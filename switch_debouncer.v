==> flow/design.v <==
module debouncer(input switch,
                       clk,
                       reset,
                output reg out_debounce );
localparam wait_for_press   = 3'b000;
localparam pressed_chk_10   = 3'b001;
localparam pressed_chk_20   = 3'b010;
localparam pressed          = 3'b011;
localparam wait_for_release = 3'b100;
localparam released_chk_10  = 3'b101;
localparam released_chk_20  = 3'b110;
localparam released         = 3'b111;
reg [2:0]p_s,
         n_s;
reg [18:0]count;
reg count_enable;
always@(posedge clk, negedge reset)
  begin
    if(!reset)
	   begin
		  p_s<=wait_for_press;
		end
	else 
	   p_s<=n_s;
  end
always@(posedge clk, negedge reset)
  begin
    if(!reset)
	   count<=0;
	 else if(count_enable)
	         begin
	            if(count==500000)
	                count<=0;
			      else 
			          count<=count+1;
				end
			else
			   count<=0;
  end
always@(*)
  begin
    case(p_s)
		  	wait_for_press   :begin 
			                    count_enable<=0;
			                   if(switch)
									   begin
									    n_s<=pressed_chk_10;
										end
									 else 
									    n_s<=wait_for_press;
									end
			pressed_chk_10   :begin 
			                    count_enable<=1;
			                   if(count==500000)
									    n_s<=pressed_chk_20;
									 else if(!switch)
									         n_s<=wait_for_press;
											else 
											   n_s<=pressed_chk_10;
									end
			pressed_chk_20   :begin 
			                    count_enable<=1;
			                   if(count==500000)
									    n_s<=pressed;
									 else if(!switch)
									         n_s<=wait_for_press;
											else 
											   n_s<=pressed_chk_20;
									end
			pressed          :begin 
			                    count_enable<=1;
			                   if(count==500000)
									    n_s<=wait_for_release;
									 else if(!switch)
									         n_s<=wait_for_press;
											else 
											   n_s<=pressed;
									end
			wait_for_release :begin 
			                    count_enable<=0;
			                   if(!switch)
									   begin
									    n_s<=released_chk_10;
										end
									 else 
									    n_s<=wait_for_release;
									end
			released_chk_10  :begin 
			                    count_enable<=1;
			                   if(count==500000)
									    n_s<=released_chk_20;
									 else if(switch)
									         n_s<=wait_for_release;
											else 
											   n_s<=released_chk_10;
									end
			released_chk_20  :begin 
			                    count_enable<=1;
			                   if(count==500000)
									    n_s<=released;
									 else if(switch)
									         n_s<=wait_for_release;
											else 
											   n_s<=released_chk_20;
									end
			released         :begin 
			                    count_enable<=1;
			                   if(count==500000)
									    n_s<=wait_for_press;
									 else if(switch)
									         n_s<=wait_for_release;
											else 
											   n_s<=released;
									end
			default          :n_s<=wait_for_press;
	 endcase
  end
always@(*)
  begin
    case(p_s)
	   wait_for_press   :out_debounce<=0;
		pressed_chk_10   :out_debounce<=0;
		pressed_chk_20   :out_debounce<=0;
		pressed          :out_debounce<=0;
		wait_for_release :out_debounce<=1;
		released_chk_10  :out_debounce<=1;
		released_chk_20  :out_debounce<=1;
		released         :out_debounce<=1;
		default          :out_debounce<=0;
	 endcase
  end
endmodule
module rising_edge(input clk,
                         reset,
								 i,
						output reg out_switch );
localparam A=2'b00;
localparam B=2'b01;
localparam C=2'b10;
reg [1:0]p_s;
reg [1:0]n_s;
always@(posedge clk, negedge reset)
   if(!reset)
	    p_s<=A;
	else
	    p_s<=n_s;
always@(*)
   begin
	   case(p_s)
		    A: if(i==1'b0)
			      n_s<=B;
				 else if(i==1)
				     n_s<=A;
		    B: if(i==1'b0)
			      n_s<=B;
				 else if(i==1)
				     n_s<=C;
		    C: if(i==1'b0)
			      n_s<=B;
				 else if(i==1)
				     n_s<=A;
			default: n_s<=A;
      endcase
   end
always@(*)
  if(n_s==C)
    out_switch<=1'b1;
  else
    out_switch<=0;					 
endmodule
   module switch_debouncer(input switch,
                              clk,
										reset,
							  output out_switch);
wire out_debounce;
debouncer D1(.clk(clk),
             .reset(reset),
				 .switch(switch),
				 .out_debounce(out_debounce));
rising_edge RE(.clk(clk),
               .reset(reset),
					.i(out_debounce),
					.out_switch(out_switch));
endmodule
From RTL to reports: switch_debouncer
What the tools print for switch_debouncer, step after step.
Lines are those of the file above, counted from 1.
Library cell names are shortened.
The mark - stands for no value.

inputs
  top module = switch_debouncer
  clock = clk
  cell library = sky130hd
  corner = tt_025C_1v80

Word-level counts
Source: Yosys, flattened and elaborated, memories not mapped. Widths are those after wreduce; folded enables and synchronous resets count as part of the registers. Registers that Yosys merges into a memory's read port (data or address) are not register bits. Print and check cells do not count. Equal cells are merged and count once.
Yosys's memory passes give these memory sizes; they may raise the number of words (mostly to a power of two), join words into wider ones and drop unused or constant bits.

operators by class
  $add $sub $neg = 1
  multipliers = 0
  divide/modulo/power cells = 0
  magnitude comparators = 0
  equal/unequal tests = 11
  shift operators = 0
  mux-type cells = 20
  bitwise operators = 0
  reductions and logical operators = 5

operators with widths
  operator                                                        number
  19-bit 2-to-1 mux                                               2
  3-bit case mux with 8-bit select                                1
  19-bit by 1-bit adder with 19-bit output with constant B        1
  19-bit equality test with constant B                            1
  3-bit 2-to-1 mux                                                6
  3-bit equality test with constant B                             4
  2-bit 2-to-1 mux                                                5
  3-bit by 2-bit equality test with 1-bit output with constant B  2
  6-bit OR reduction                                              1
  2-bit equality test with constant B                             2
  2-bit OR reduction                                              2
  2-bit case mux with 2-bit select                                1
  1-bit 2-to-1 mux                                                4
  3-bit by 1-bit equality test with 1-bit output with constant B  1
  3-bit logical NOT                                               1
  2-bit by 1-bit equality test with 1-bit output with constant B  1
  2-bit logical NOT                                               1
  1-bit case mux with 2-bit select                                1

bit counts
  register bits after elaboration = 24
  bits in latches = 0
  RAM bits = 0
  ROM bits = 8
  clocked read ports x word width = 0
  memories = 1
  bits of input ports = 3
  output and inout bits = 1
  elaborated cells = 41

memory list
  memory            depth  width  read ports  write ports  RTL line  text
  (name not given)  8      1      1           0            120       case(p_s)

Depth
Depth = most cells in a row (Yosys ltp): at word level without a register or memory, in the mapped netlist without a sequential cell, where the memories' decode and read muxes count.

logic depth
  depth in word-level cells = 5
  ABC_AREA = 0
  mapped depth = 6
  mapped depth without buffers = 5

After synthesis
Source: synth_stat.txt of the flow (Yosys; design flattened, memories mapped). It holds for the ABC_AREA given above (unset counts as 0); a run with the other value may have another netlist.

cell types
  type      number
  dfrtp_1   23
  xnor2_1   15
  nor2_1    24
  nand4_4   2
  nor4_4    2
  inv_1     8
  nand2_1   8
  nor4b_2   2
  ha_1      2
  nand3_1   5
  nand4_2   2
  nor3_1    5
  nor4_1    4
  o22ai_4   1
  nand3_4   1
  nand4b_1  2
  xor2_1    2
  and2_1    2

Other cell types: 13; their cells: 14.

synthesis totals
  standard cells after synthesis = 124
  cell area after synthesis = 1301.2 sq um
  area of sequential cells = 575.6 sq um
  mapped flip-flops = 23
  buffer cells = 1

By module: a second synthesis without flattening, with its own total; a netlist apart from the flattened one above.

second synthesis, totals
  cell total of the unflattened synthesis = 125
  area total of the unflattened synthesis = 1285.0 sq um

Rows give one instance, submodules left out.

by module
  module            times used  cells  area (sq um)
  debouncer         1           122    1249.9
  rising_edge       1           3      35.0
  switch_debouncer  1           0      0.0

Worst setup path after synthesis
Source: OpenSTA report_checks on the synthesized netlist (no wires, ideal clock, input and output delay 20% of the period each), path of least setup slack; recovery checks are left aside. Register names are those of the netlist, which keeps one name where synthesis merged equal registers.

timing path after synthesis
  kind = reg2reg
  start = register D1.count[12]
  end = register D1.count[11]
  period = 1.58 ns
  setup time = 0.119 ns
  launch time at the first pin = 0.000 ns
  arrival time = 1.386 ns
  data required time = 1.461 ns
  path slack = 0.076 ns
  path delay = 1.505 ns
  driving pins on the path = 6
  buffers on the path = 1
  period reached after synthesis = 1.504 ns

"path delay" is the arrival time less input delay plus setup time.
"driving pins on the path": output pins that drive a net of the path, with the launching flip-flop's if there is one; two outputs of one cell count as two.
"period reached after synthesis" = period - worst setup slack (recovery checks aside). The figure is calculated, with input and output delays left at 20% of the set period.
Between the ends stands the longest chain of elaborated cells between them, by number of cells; it is not shown to be the way that was timed. Of several equally long chains one is given.
A line is the first line of the expression or statement that the cell stems from. Yosys adds cells for indexed reads and writes and turns some case tables into memories.
A register here has more assigning lines than the two given.

between the ends, after synthesis
  cell sequence = dfrtp_1 > and4bb_2 > nand4_2 > o22ai_4 > buf_6 > nor2_1
  length of the longest elaborated chain = 3
  elaborated cells on any way between the ends = 3
  classes of those cells = eq/ne: 1; mux: 2

RTL lines, path after synthesis
  what                  RTL line  text
  start, declared       15        reg [18:0]count;
  start, assigned       29        count<=0;
  start, assigned       35        count<=count+1;
  19-bit equality test  32        if(count==500000)
  19-bit 2-to-1 mux     32
  19-bit 2-to-1 mux     30        else if(count_enable)
  end, assigned         29
  end, assigned         35
  end, declared         15

Timing after layout
From the final timing report of job 2: the path of least setup slack in the routed layout; clock arrival at registers is part of the times.

timing path post-layout
  kind = reg2reg
  start = register D1.count[0]
  end = register D1.count[18]
  period = 0.953 ns
  setup time = 0.10 ns
  launch time at the first pin = 0.32 ns
  arrival time = 1.68 ns
  data required time = 1.17 ns
  path slack = -0.51 ns
  driving pins on the path = 6
  buffers on the path = 0

Between the ends stands the longest chain of elaborated cells between them, by number of cells; it is not shown to be the way that was timed. Of several equally long chains one is given.
A register here has more assigning lines than the two given.

between the ends, post-layout
  cell sequence = dfrtp_2 > ha_4 > nand3_4 > nor4_4 > mux2i_1 > nor4_2
  length of the longest elaborated chain = 3
  elaborated cells on any way between the ends = 4
  classes of those cells = add/sub: 1; eq/ne: 1; mux: 2

RTL lines, path post-layout
  what                                      RTL line  text
  start, declared                           15        reg [18:0]count;
  start, assigned                           29        count<=0;
  start, assigned                           35        count<=count+1;
  19-bit by 1-bit adder with 19-bit output  35
  19-bit 2-to-1 mux                         32        if(count==500000)
  19-bit 2-to-1 mux                         30        else if(count_enable)
  end, assigned                             29
  end, assigned                             35
  end, declared                             15

Lab notebook: switch_debouncer

Measured results for switch_debouncer: 2 stored runs of the Yosys and OpenROAD flow on sky130hd. The settings differ; the order carries no meaning. The constraints put input and output delay at 20% of the set period each and load the outputs with 0.01 pF.
"achieved clock period" = clock period - worst setup slack. The figure is calculated, with input and output delays left at 20% of the set period.
"worst setup path time" means the part of the period allowed to the worst setup path (the constraints hold back 20% at inputs and 20% at outputs) less its slack; where the path has registers, the arrival times of their clocks count too.
"power" rests on the timing tool's default activity at the inputs, not on a simulated workload.

Job 1
==> flow/run.sh <==
#!/bin/bash
# the make line also repeats the synthesis and layout settings of config.mk as NAME=value (left out here)
make -C /OpenROAD-flow-scripts/flow DESIGN_CONFIG=/design/flow/config.mk WORK_HOME=/design/flow/orfs CLKGATE_MAP_FILE= finish
==> flow/config.mk <==
export PLATFORM = sky130hd
export DESIGN_NAME = switch_debouncer
export DESIGN_NICKNAME = switch_debouncer
export VERILOG_FILES = /design/flow/design.v
export SDC_FILE = /design/flow/constraint.sdc
export NUM_CORES = 4
export LEC_CHECK = 0
export CAP_MARGIN = 20
export CELL_PAD_IN_SITES_DETAIL_PLACEMENT = 1
export CORE_ASPECT_RATIO = 1.17
export CORE_MARGIN = 2
export CORE_UTILIZATION = 72
export PLACE_DENSITY_LB_ADDON = 0.11
export SETUP_SLACK_MARGIN = 0.21
export SLEW_MARGIN = 20
==> flow/constraint.sdc <==
create_clock -name core_clock -period 1.97 [get_ports {clk}]
set_input_delay 0.3940 -clock core_clock [delete_from_list [all_inputs] [get_ports {clk}]]
set_output_delay 0.3940 -clock core_clock [all_outputs]
set_load 0.01 [all_outputs]

==> results of job 1 <==
did not finish, placement stopped with DPL-0033

Job 2
==> flow/run.sh <==
#!/bin/bash
# the make line also repeats the synthesis and layout settings of config.mk as NAME=value (left out here)
make -C /OpenROAD-flow-scripts/flow DESIGN_CONFIG=/design/flow/config.mk WORK_HOME=/design/flow/orfs CLKGATE_MAP_FILE= finish
==> flow/config.mk <==
export PLATFORM = sky130hd
export DESIGN_NAME = switch_debouncer
export DESIGN_NICKNAME = switch_debouncer
export VERILOG_FILES = /design/flow/design.v
export SDC_FILE = /design/flow/constraint.sdc
export NUM_CORES = 4
export LEC_CHECK = 0
export CAP_MARGIN = 20
export CORE_ASPECT_RATIO = 1.13
export CORE_MARGIN = 2
export CORE_UTILIZATION = 43
export GPL_TIMING_DRIVEN = 1
export MIN_ROUTING_LAYER = met1
export PLACE_DENSITY = 0.71
export SETUP_SLACK_MARGIN = 0.28
export SLEW_MARGIN = 5
export TNS_END_PERCENT = 75
==> flow/constraint.sdc <==
create_clock -name core_clock -period 0.953 [get_ports {clk}]
set_input_delay 0.1906 -clock core_clock [delete_from_list [all_inputs] [get_ports {clk}]]
set_output_delay 0.1906 -clock core_clock [all_outputs]
set_load 0.01 [all_outputs]

==> results of job 2 <==
chip area after synthesis (Yosys): 1301.2 sq um
die area: 3483.0 sq um
standard-cell area of the final layout: 1850.5 sq um
utilization: 0.634
worst setup slack after layout: -0.514 ns
total negative slack: -10.722 ns
power: 0.002143 W
achieved clock period: 1.467 ns
worst setup path time: 1.47 ns
worst setup path kind: reg2reg
